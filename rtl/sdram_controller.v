==> flow/design.v <==
`timescale 1ns / 1ps
module sdram_controller (
    wr_addr,
    wr_data,
    wr_enable,
    rd_addr,
    rd_data,
    rd_ready,
    rd_enable,
    busy, rst_n, clk,
    addr, bank_addr, data, clock_enable, cs_n, ras_n, cas_n, we_n,
    data_mask_low, data_mask_high
);
parameter ROW_WIDTH = 12;
parameter COL_WIDTH = 9;
parameter CLK_FREQUENCY = 96;    
parameter REFRESH_TIME =  64;    
parameter REFRESH_COUNT = 1;     
parameter ROW_CYCLE_TIME = 80;   
parameter POWERUP_TIME = 200;    
parameter CAS_LATENCY = 3;       
parameter BURST_LENGTH = 4;      
localparam BANK_WIDTH = 2;
localparam CAS_LATENCY_INT = (CAS_LATENCY == 2) ? 3'b010 : 3'b011;
localparam HADDR_WIDTH = BANK_WIDTH + ROW_WIDTH + COL_WIDTH;
localparam HDATA_WIDTH = 16*BURST_LENGTH;
localparam SDRADDR_WIDTH = ROW_WIDTH > COL_WIDTH ? ROW_WIDTH : COL_WIDTH;
localparam CYCLES_BETWEEN_REFRESH = ( CLK_FREQUENCY
                                      * 1_000
                                      * REFRESH_TIME
                                    ) / REFRESH_COUNT;
localparam BURST_COUNTING = 1'b0;
localparam AUTO_PRECHARGE = 1'b1;
localparam IDLE      = 5'b00000;
localparam INIT_NOP1 = 5'b01000,
           INIT_PRE1 = 5'b01001,
           INIT_NOP1_1=5'b00101,
           INIT_REF1 = 5'b01010,
           INIT_NOP2 = 5'b01011,
           INIT_REF2 = 5'b01100,
           INIT_NOP3 = 5'b01101,
           INIT_LOAD = 5'b01110,
           INIT_NOP4 = 5'b01111;
localparam REF_PRE  =  5'b00001,
           REF_NOP1 =  5'b00010,
           REF_REF  =  5'b00011,
           REF_NOP2 =  5'b00100;
localparam READ_ACT  = 5'b10000,
           READ_NOP1 = 5'b10001,
           READ_CAS  = 5'b10010,
           READ_NOP2 = 5'b10011,
           READ_READ = 5'b10100;
localparam WRIT_ACT  = 5'b11000,
           WRIT_NOP1 = 5'b11001,
           WRIT_CAS  = 5'b11010,
           WRIT_BURST= 5'b11011,
           WRIT_NOP2 = 5'b00110;
localparam CMD_PALL = 8'b10010001,
           CMD_REF  = 8'b10001000,
           CMD_NOP  = 8'b10111000,
           CMD_MRS  = 8'b1000000x,
           CMD_BACT = 8'b10011xxx,
           CMD_READ = 8'b10101xx1,
           CMD_WRIT = 8'b10100xx1;
input  [HADDR_WIDTH-1:0]   wr_addr;
input  [HDATA_WIDTH-1:0]   wr_data;
input                      wr_enable;
input  [HADDR_WIDTH-1:0]   rd_addr;
output [HDATA_WIDTH-1:0]   rd_data;
input                      rd_enable;
output                     rd_ready;
output                     busy;
input                      rst_n;
input                      clk;
output [SDRADDR_WIDTH-1:0] addr;
output [BANK_WIDTH-1:0]    bank_addr;
inout  [15:0]              data;
output                     clock_enable;
output                     cs_n;
output                     ras_n;
output                     cas_n;
output                     we_n;
output                     data_mask_low;
output                     data_mask_high;
reg  [HADDR_WIDTH-1:0]   haddr_r;
reg  [HDATA_WIDTH-1:0]              wr_data_r;
reg  [HDATA_WIDTH-1:0]              rd_data_r;
reg                      busy;
reg                      data_mask_low_r;
reg                      data_mask_high_r;
reg [SDRADDR_WIDTH-1:0]  addr_r;
reg [BANK_WIDTH-1:0]     bank_addr_r;
reg                      rd_ready_r;
wire                     data_mask_low, data_mask_high;
assign data_mask_high = data_mask_high_r;
assign data_mask_low  = data_mask_low_r;
assign rd_data        = rd_data_r;
reg [15:0] state_cnt;
reg [23:0] refresh_cnt;
reg [7:0] command;
reg [4:0] state;
reg [7:0] command_nxt;
reg [15:0] state_cnt_nxt;
reg [4:0] next;
assign {clock_enable, cs_n, ras_n, cas_n, we_n} = command[7:3];
assign bank_addr      = (state[4]) ? bank_addr_r : command[2:1];
assign addr           = (state[4] | state == INIT_LOAD) ? addr_r : { {SDRADDR_WIDTH-11{1'b0}}, command[0], 10'd0 };
assign data = (state == WRIT_CAS || state == WRIT_BURST) ? wr_data_r[15:0] : 16'bz;
assign rd_ready = rd_ready_r;
always @ (posedge clk, negedge rst_n)
  if (~rst_n)
    begin
    state <= INIT_NOP1;
    command <= CMD_NOP;
    state_cnt <= (POWERUP_TIME * CLK_FREQUENCY);
    haddr_r <= {HADDR_WIDTH{1'b0}};
    wr_data_r <= {HDATA_WIDTH{1'b0}};
    rd_data_r <= {HDATA_WIDTH{1'b0}};
    busy <= 1'b0;
    end
  else
    begin
    state <= next;
    command <= command_nxt;
    if (!state_cnt)
      state_cnt <= state_cnt_nxt;
    else
      state_cnt <= state_cnt - 1'b1;
    if (state == WRIT_CAS || state == WRIT_BURST)
      wr_data_r <= (wr_data_r >> 16);
    if (state == WRIT_ACT)
      wr_data_r <= wr_data;
    if (state == READ_ACT)
      rd_data_r <= {HDATA_WIDTH{1'b0}};
    if (state == READ_READ)
      begin
      rd_data_r <= {data,rd_data_r} >> 16;
      if (!state_cnt)
        rd_ready_r <= 1'b1;
      end
    else begin
      rd_ready_r <= 1'b0;
    end
    busy <= state[4];
    if (rd_enable)
      haddr_r <= rd_addr;
    else if (wr_enable)
      haddr_r <= wr_addr;
    end
always @ (posedge clk, negedge rst_n)
 if (~rst_n)
   refresh_cnt <= 10'b0;
 else
   if (state == REF_NOP2)
     refresh_cnt <= 10'b0;
   else
     refresh_cnt <= refresh_cnt + 1'b1;
always @*
begin
    if (state == WRIT_CAS || state == WRIT_BURST || state == READ_CAS || state == READ_NOP2 || state == READ_READ)
      {data_mask_low_r, data_mask_high_r} = 2'b00;
    else
      {data_mask_low_r, data_mask_high_r} = 2'b11;
   bank_addr_r = 2'b00;
   addr_r = {SDRADDR_WIDTH{1'b0}};
   if (state == READ_ACT || state == WRIT_ACT)
     begin
     bank_addr_r = haddr_r[HADDR_WIDTH-1:HADDR_WIDTH-(BANK_WIDTH)];
     addr_r = haddr_r[HADDR_WIDTH-(BANK_WIDTH+1):HADDR_WIDTH-(BANK_WIDTH+ROW_WIDTH)];
     end
   else if (state == READ_CAS || state == WRIT_CAS)
     begin
     bank_addr_r = haddr_r[HADDR_WIDTH-1:HADDR_WIDTH-(BANK_WIDTH)];
     addr_r = {
               {SDRADDR_WIDTH-(11){1'b0}},
               AUTO_PRECHARGE,             
               {10-COL_WIDTH{1'b0}},
               haddr_r[COL_WIDTH-1:0]
              };
     end
   else if (state == INIT_LOAD)
     begin
     addr_r = {{SDRADDR_WIDTH-10{1'b0}}, 3'b000,
        CAS_LATENCY_INT,
        BURST_COUNTING,
        (BURST_LENGTH==1)?3'b000:
        ((BURST_LENGTH==2)?3'b001:
        ((BURST_LENGTH==4)?3'b010:
        ((BURST_LENGTH==8)?3'b011:3'b000)))};
     end
end
always @*
begin
   state_cnt_nxt = 4'd0;
   command_nxt = CMD_NOP;
   if (state == IDLE)
        if (refresh_cnt >= CYCLES_BETWEEN_REFRESH)
          begin
          next = REF_PRE;
          command_nxt = CMD_PALL;
          end
        else if (rd_enable)
          begin
          next = READ_ACT;
          command_nxt = CMD_BACT;
          end
        else if (wr_enable)
          begin
          next = WRIT_ACT;
          command_nxt = CMD_BACT;
          end
        else
          begin
          next = IDLE;
          end
    else
      if (!state_cnt)
        case (state)
          INIT_NOP1:
            begin
            next = INIT_PRE1;
            command_nxt = CMD_PALL;
            end
          INIT_PRE1:
            begin
            next = INIT_NOP1_1;
            end
          INIT_NOP1_1:
            begin
            next = INIT_REF1;
            command_nxt = CMD_REF;
            end
          INIT_REF1:
            begin
            next = INIT_NOP2;
            state_cnt_nxt = ((ROW_CYCLE_TIME * CLK_FREQUENCY) / 1_000) - 1;
            end
          INIT_NOP2:
            begin
            next = INIT_REF2;
            command_nxt = CMD_REF;
            end
          INIT_REF2:
            begin
            next = INIT_NOP3;
            state_cnt_nxt = ((ROW_CYCLE_TIME * CLK_FREQUENCY) / 1_000) - 1;
            end
          INIT_NOP3:
            begin
            next = INIT_LOAD;
            command_nxt = CMD_MRS;
            end
          INIT_LOAD:
            begin
            next = INIT_NOP4;
            state_cnt_nxt = 4'd1;
            end
          REF_PRE:
            begin
            next = REF_NOP1;
            end
          REF_NOP1:
            begin
            next = REF_REF;
            command_nxt = CMD_REF;
            end
          REF_REF:
            begin
            next = REF_NOP2;
            state_cnt_nxt = ((ROW_CYCLE_TIME * CLK_FREQUENCY) / 1_000) - 1;
            end
          WRIT_ACT:
            begin
            next = WRIT_NOP1;
            state_cnt_nxt = 4'd1;
            end
          WRIT_NOP1:
            begin
            next = WRIT_CAS;
            command_nxt = CMD_WRIT;
            end
          WRIT_CAS:
            begin
                if (BURST_LENGTH > 1) begin
                    next = WRIT_BURST;
                    state_cnt_nxt = BURST_LENGTH-2;
                end
                else begin
                    next = WRIT_NOP2;
                    state_cnt_nxt = 1;
                end
            end
          WRIT_BURST:
            begin
            next = WRIT_NOP2;
            state_cnt_nxt = 1;  
            end
          READ_ACT:
            begin
            next = READ_NOP1;
            state_cnt_nxt = 4'd1;
            end
          READ_NOP1:
            begin
            next = READ_CAS;
            command_nxt = CMD_READ;
            end
          READ_CAS:
            begin
            next = READ_NOP2;
            state_cnt_nxt = CAS_LATENCY_INT - 2;
            end
          READ_NOP2:
            begin
            next = READ_READ;
            state_cnt_nxt = BURST_LENGTH-1;
            end
          default:
            begin
            next = IDLE;
            end
          endcase
      else
        begin
        next = state;
        command_nxt = command;
        end
end
endmodule
From RTL to reports: sdram_controller

What the tools print for sdram_controller, step after step.
Line numbers count from 1 in the design file above.
Operators: Yosys type, input widths -> output width; for muxes data width and select width s.
Cell names lack the library's common part.
The mark n/a stands for no value.

Design top: sdram_controller
Clock port: clk
Library: sky130hd
Library corner: tt_025C_1v80

Elaborated design

Source: Yosys, flattened and elaborated, memories not mapped. Widths are those after wreduce. Registers that Yosys merges into a memory's read port (data or address) are not register bits. Print and check cells do not count. Equal cells are merged and count once.

Mux-type cells: 32
Reductions and logical operators: 16
Equal/unequal tests: 22
$lt $le $gt $ge: 1
Add/sub/neg operators: 2
Bitwise operators: 1

Operators by type and width:

| cell                  | count |
| $mux 64               | 4 |
| $pmux 5 s19           | 1 |
| $mux 23               | 2 |
| $eq 5x5->1 const B    | 9 |
| $eq 5x4->1 const B    | 7 |
| $mux 16               | 2 |
| $pmux 6 s5            | 1 |
| $mux 5                | 5 |
| $add 24x1->24 const B | 1 |
| $ge 24x23->1 const B  | 1 |
| $mux 24               | 1 |
| $mux 12               | 2 |
| $mux 6                | 4 |
| $sub 16x1->16 const B | 1 |
| $logic_not 16->1      | 1 |
| $mux 8                | 2 |
| $pmux 3 s4            | 1 |
| $mux 11               | 1 |
| $eq 5x2->1 const B    | 2 |
| $eq 5x3->1 const B    | 2 |
| $reduce_bool 2->1     | 4 |
| $mux 2                | 4 |
| $logic_or 1x1->1      | 6 |
| $reduce_or 3->1       | 2 |
| $eq 5x1->1 const B    | 1 |
| $logic_not 5->1       | 1 |
| $reduce_or 5->1       | 1 |
| $mux 3                | 1 |

Other operator kinds: 4; their cells: 4.

Bits in registers: 206
Input bits: 114

Logic depth

Longest topological path by Yosys (ltp), each cell counted once; first at word level (registers and memories cut), then after technology mapping (sequential cells cut; the memories' decode and read muxes count).

Depth after elaboration: 6
ABC_AREA: 0
Gate-level depth with buffers: 8
Mapped depth without buffers: 6

Mapped cells and area

Source: synth_stat.txt of the flow (Yosys; design flattened, memories mapped). It holds for the ABC_AREA given above (unset counts as 0); a run with the other value may have another netlist.

Standard cells after synthesis: 994
Cell area after synthesis: 0.0094178 sq mm
Mapped flip-flops: 202

Cell types:

| type     | count |
| dfrtp_1  | 193 |
| nand2_1  | 250 |
| o21ai_0  | 169 |
| mux2i_1  | 72 |
| dfstp_2  | 8 |
| clkbuf_1 | 45 |
| a21oi_1  | 24 |
| nor2_1   | 31 |
| buf_2    | 23 |
| xor2_1   | 12 |
| xnor2_1  | 9 |
| nand3_1  | 15 |
| a22o_1   | 7 |
| or4_1    | 8 |
| o31ai_1  | 7 |
| ha_1     | 4 |
| and3_1   | 7 |
| nand4_1  | 7 |

Other cell types: 47; their cells: 103.

Worst setup path after synthesis

Source: OpenSTA report_checks on the synthesized netlist (no wires, ideal clock, input and output delay 20% of the period each), path of least setup slack; recovery checks are left aside. Register names are those of the netlist, which keeps one name where synthesis merged equal registers.

Path kind: register -> output
Start point: register state[3]
End point: output addr[10]
Output delay: 486 ps
Delay of the path: 1544 ps
Data required time: 1944 ps
Period: 2430 ps
Buffers on the path: 2
Path slack: 400 ps
Data arrival time: 1544 ps
Launch time at the first pin: 0 ps
Stages on the path: 5
Synthesis period reached: 2030 ps

"delay of the path" = arrival - input delay + setup time.
At an output port there is no setup time.
"stages on the path" counts driving pins, that of a launching flip-flop among them; a cell with two outputs on the path counts twice.
"synthesis period reached" is the clock period less the worst setup slack; recovery checks do not enter. This is arithmetic on one report: input and output delays are still those of the set period (20% each).
The rows between start and end are the longest chain of elaborated cells between them; the timing report does not say that the signal goes this way. Where chains are equally long, one stands for them.
Each line given opens the expression or statement behind the cell; cells for indexed reads and writes are added by Yosys, which also makes memories of some case tables.

Path through: dfstp_2 > clkbuf_1 > clkbuf_1 > a31oi_1 > a221o_1
Length of the longest elaborated chain: 5
Elaborated cells on any way between the ends: 11

RTL lines, path post-synthesis:

| item             | RTL line | RTL |
| start, declared  | 101      | `reg [4:0] state;` |
| start, assigned  | 113      | `state <= INIT_NOP1;` |
| start, assigned  | 123      | `state <= next;` |
| $eq 5x5->1       | 171      | `else if (state == READ_CAS \|\| state == WRIT_CAS)` |
| $logic_or 1x1->1 | 171      |  |
| $mux 11          | 171      |  |
| $mux 12          | 166      | `if (state == READ_ACT \|\| state == WRIT_ACT)` |
| $mux 12          | 107      | `assign addr           = (state[4] \| state == INIT_LOAD) ? addr_r : { {SDRADDR_WIDTH-11{1'b0}}, command[0], 10' ...` |
| end, declared    | 75       | `output [SDRADDR_WIDTH-1:0] addr;` |

Path in the finished layout

From the final timing report of record 1: the path of least setup slack in the routed layout; clock arrival at registers is part of the times.
The report prints the path's times to 10 ps; the period is as set.

Path kind: register -> output
Start point: register state[0]
End point: output addr[11]
Path slack: -250 ps
Stages on the path: 8
Data required time: 1690 ps
Launch time at the first pin: 520 ps
Output delay: 420 ps
Buffers on the path: 5
Period: 2110 ps
Data arrival time: 1940 ps

The rows between start and end are the longest chain of elaborated cells between them; the timing report does not say that the signal goes this way. Where chains are equally long, one stands for them.

Path through: dfrtp_2 > nor4b_4 > buf_4 > buf_6 > buf_6 > buf_6 > and2_4 > buf_6
Length of the longest elaborated chain: 4
Elaborated cells on any way between the ends: 7

RTL lines, path post-layout:

| item             | RTL line | RTL |
| start, declared  | 101      | `reg [4:0] state;` |
| start, assigned  | 113      | `state <= INIT_NOP1;` |
| start, assigned  | 123      | `state <= next;` |
| $eq 5x5->1       | 166      | `if (state == READ_ACT \|\| state == WRIT_ACT)` |
| $logic_or 1x1->1 | 166      |  |
| $mux 12          | 166      |  |
| $mux 12          | 107      | `assign addr           = (state[4] \| state == INIT_LOAD) ? addr_r : { {SDRADDR_WIDTH-11{1'b0}}, command[0], 10' ...` |
| end, declared    | 75       | `output [SDRADDR_WIDTH-1:0] addr;` |

Ticket comment

Below are 2 stored runs of the flow (Yosys, OpenROAD; platform sky130hd) on sdram_controller, each with its settings and what was measured, unordered. Constraints: input delay and output delay 20% of the set period each, output load 0.01 pF.
"reached clock period" is the run's clock period less its worst setup slack. It is reckoned from that one timing run; input and output delays stay at 20% of the period that was set.
"time of the worst setup path" is the time allowed to the run's worst setup path (the clock period less input and output delay, where it has them) less its slack. Clock arrival times count: a late capture clock shortens it, a late launch clock lengthens it.
"time of the worst setup path" is given in steps of 10 ps.
Among the settings, n/a means not set for that run.

| setting or result                                         | record 1           | record 2           |
| period_ns                                                 | 2.11               | 1.98               |
| CORE_UTILIZATION                                          | 46                 | 40                 |
| SETUP_SLACK_MARGIN                                        | 0.25               | n/a                |
| PLACE_DENSITY_LB_ADDON                                    | 0.24               | n/a                |
| HOLD_SLACK_MARGIN                                         | 0.27               | n/a                |
| CORE_MARGIN                                               | 5                  | 2                  |
| SLEW_MARGIN                                               | 25                 | 20                 |
| CAP_MARGIN                                                | 20                 | 20                 |
| reached clock period (ps)                                 | 2358               | 2199               |
| summed negative setup slack (ps)                          | -4682              | -2415              |
| utilization in the final report (%)                       | 71.1               | 56.0               |
| worst setup slack after layout (ps)                       | -248               | -219               |
| area of the standard cells in the finished layout (sq mm) | 0.014335           | 0.0130312          |
| die size (sq mm)                                          | 0.023435           | 0.0247874          |
| time of the worst setup path (ps)                         | 1940               | 1800               |
| kind of the worst setup path                              | register -> output | register -> output |
| Yosys chip area after synthesis (sq mm)                   | 0.0094178          | 0.0094178          |
